==> flow/design.v <==
module uart_transmitter(
    input clk,
    input rst,
    input [7:0] data,
    input load,
    output wire tx
);
    reg[8:0] tx_queue = 9'b111111111;
    reg[4:0] transmit = 5'd9;
    reg tx_reg = 1'b1;
    assign tx = tx_reg;
    always @(negedge clk) tx_reg = (transmit > 0) ? tx_queue[0] : 1'b1;
    always @(posedge clk) begin
        if (rst) begin
            transmit <= 0;
            tx_queue <= 9'b111111111;
        end else if (load) begin
            transmit <= 9;
            tx_queue <= {data, 1'b0};
        end else if (transmit > 0) begin
            tx_queue <= {1'b1, tx_queue[8:1]};
            transmit <= transmit - 1;
        end
    end
endmodule
Reports on uart_transmitter
The steps from the RTL of uart_transmitter to its reports follow in flow order.
Lines are those of the file above, counted from 1.
Operators: Yosys type, input widths -> output width; for muxes data width and select width s.
Cell names lack the library's common part.
{"block": "design", "top": "uart_transmitter", "clock": "clk", "lib": "sky130hd", "corner": "tt_025C_1v80"}

Word level
Yosys after proc, flatten, opt, wreduce and memory -nomap, before mapping. Memory bits, and registers merged into a memory's read port (data or address), are not among the register bits. Print and check cells are not counted. Equal cells are merged and count once.
{"block": "classes", "reduce_logical": 2, "n_addsub": 1, "n_cmp": 1, "muxes": 4}
{"block": "op_table", "op": "$mux 9", "count": 2}
{"block": "op_table", "op": "$mux 4", "count": 2}
{"block": "op_table", "op": "$sub 5x1->5 const B", "count": 1}
{"block": "op_table", "op": "$gt 5x1->1 const B", "count": 1}
{"block": "op_table", "op": "$reduce_bool 2->1", "count": 1}
{"block": "op_table", "op": "$reduce_or 2->1", "count": 1}
{"block": "bits", "word_cells": 12, "input_bits": 11, "reg_bits": 15}

Longest topological paths
Longest topological path by Yosys (ltp), each cell counted once; first at word level (registers and memories cut), then after technology mapping (sequential cells cut; the memories' decode and read muxes count).
{"block": "depth", "depth_word": 3, "ABC_AREA": 0, "mapped_depth": 6, "ltp_nobuf": 5}

Mapped cells and area
The flow's flattened synthesis, as Yosys stat reports it; memories are mapped. The netlist is that of the ABC_AREA named above (0 if unset); the other value can give another one.
Totals and module areas in this step are rounded.
{"block": "by_type", "type": "dfxtp_1", "count": 15, "area_total_um2": 300.288}
{"block": "by_type", "type": "nor4_1", "count": 13, "area_total_um2": 81.328}
{"block": "by_type", "type": "nor3_1", "count": 15, "area_total_um2": 75.072}
{"block": "by_type", "type": "nor4b_4", "count": 1, "area_total_um2": 23.773}
{"block": "by_type", "type": "a211oi_1", "count": 3, "area_total_um2": 22.522}
{"block": "by_type", "type": "xnor2_1", "count": 2, "area_total_um2": 17.517}
{"block": "by_type", "type": "a2111oi_2", "count": 1, "area_total_um2": 15.014}
{"block": "by_type", "type": "clkbuf_1", "count": 4, "area_total_um2": 15.014}
{"block": "by_type", "type": "o21bai_1", "count": 2, "area_total_um2": 15.014}
{"block": "by_type", "type": "or4b_4", "count": 1, "area_total_um2": 13.763}
{"block": "by_type", "type": "ha_1", "count": 1, "area_total_um2": 12.512}
{"block": "by_type", "type": "buf_6", "count": 1, "area_total_um2": 11.261}
{"block": "by_type", "type": "inv_1", "count": 3, "area_total_um2": 11.261}
{"block": "by_type", "type": "mux2i_1", "count": 1, "area_total_um2": 10.01}
{"block": "by_type", "type": "a311oi_1", "count": 1, "area_total_um2": 8.758}
{"block": "by_type", "type": "nor4b_1", "count": 1, "area_total_um2": 8.758}
{"block": "by_type", "type": "nor2_1", "count": 2, "area_total_um2": 7.507}
{"block": "by_type", "type": "nor3b_1", "count": 1, "area_total_um2": 7.507}
Not listed: further types 4, cells in them 4.
{"block": "synth_totals", "seqArea_um2": 300, "synth_area_um2": 678, "cell_count": 72, "ffs": 15}

Hand-over note for uart_transmitter

Stored flow runs of uart_transmitter (2 of them; Yosys, OpenROAD, sky130hd). They differ in their settings and are not a sequence. Constraints: input delay and output delay 20% of the set period each, output load 0.01 pF.
"design_power_w" is the tool's figure for a default switching activity; nothing was simulated.
Results are given in rounded form.

{"run": "run 1", "settings": { "period_ns": 5.39, "CORE_UTILIZATION": 42, "SETUP_SLACK_MARGIN": 1.19, "PLACE_DENSITY_LB_ADDON": 0.11, "CORE_ASPECT_RATIO": 1.5, "CELL_PAD_IN_SITES_GLOBAL_PLACEMENT": 2, "CELL_PAD_IN_SITES_DETAIL_PLACEMENT": 1, "TNS_END_PERCENT": 35, "GPL_TIMING_DRIVEN": 1, "CTS_CLUSTER_SIZE": 86, "MIN_ROUTING_LAYER": "met1", "MAX_ROUTING_LAYER": "met5", "CAP_MARGIN": 20, "CORE_MARGIN": 2, "SLEW_MARGIN": 20 }, "results": { "ys_area_um2": 678, "die_um2": 1960, "finish.utilization_pct": 54.4, "setup_ws_ns": 0.869, "setup_tns_ns": 0.000, "design_power_w": 0.000249 }}
{"run": "run 2", "settings": { "period_ns": 5.36, "CORE_UTILIZATION": 22, "SETUP_SLACK_MARGIN": 1.41, "CORE_MARGIN": 10, "CELL_PAD_IN_SITES_GLOBAL_PLACEMENT": 1, "CTS_CLUSTER_SIZE": 80, "CAP_MARGIN": 40, "SLEW_MARGIN": 20 }, "results": { "ys_area_um2": 678, "die_um2": 5700, "finish.utilization_pct": 28.7, "setup_ws_ns": 0.864, "setup_tns_ns": 0.000, "design_power_w": 0.000257 }}

End of note.
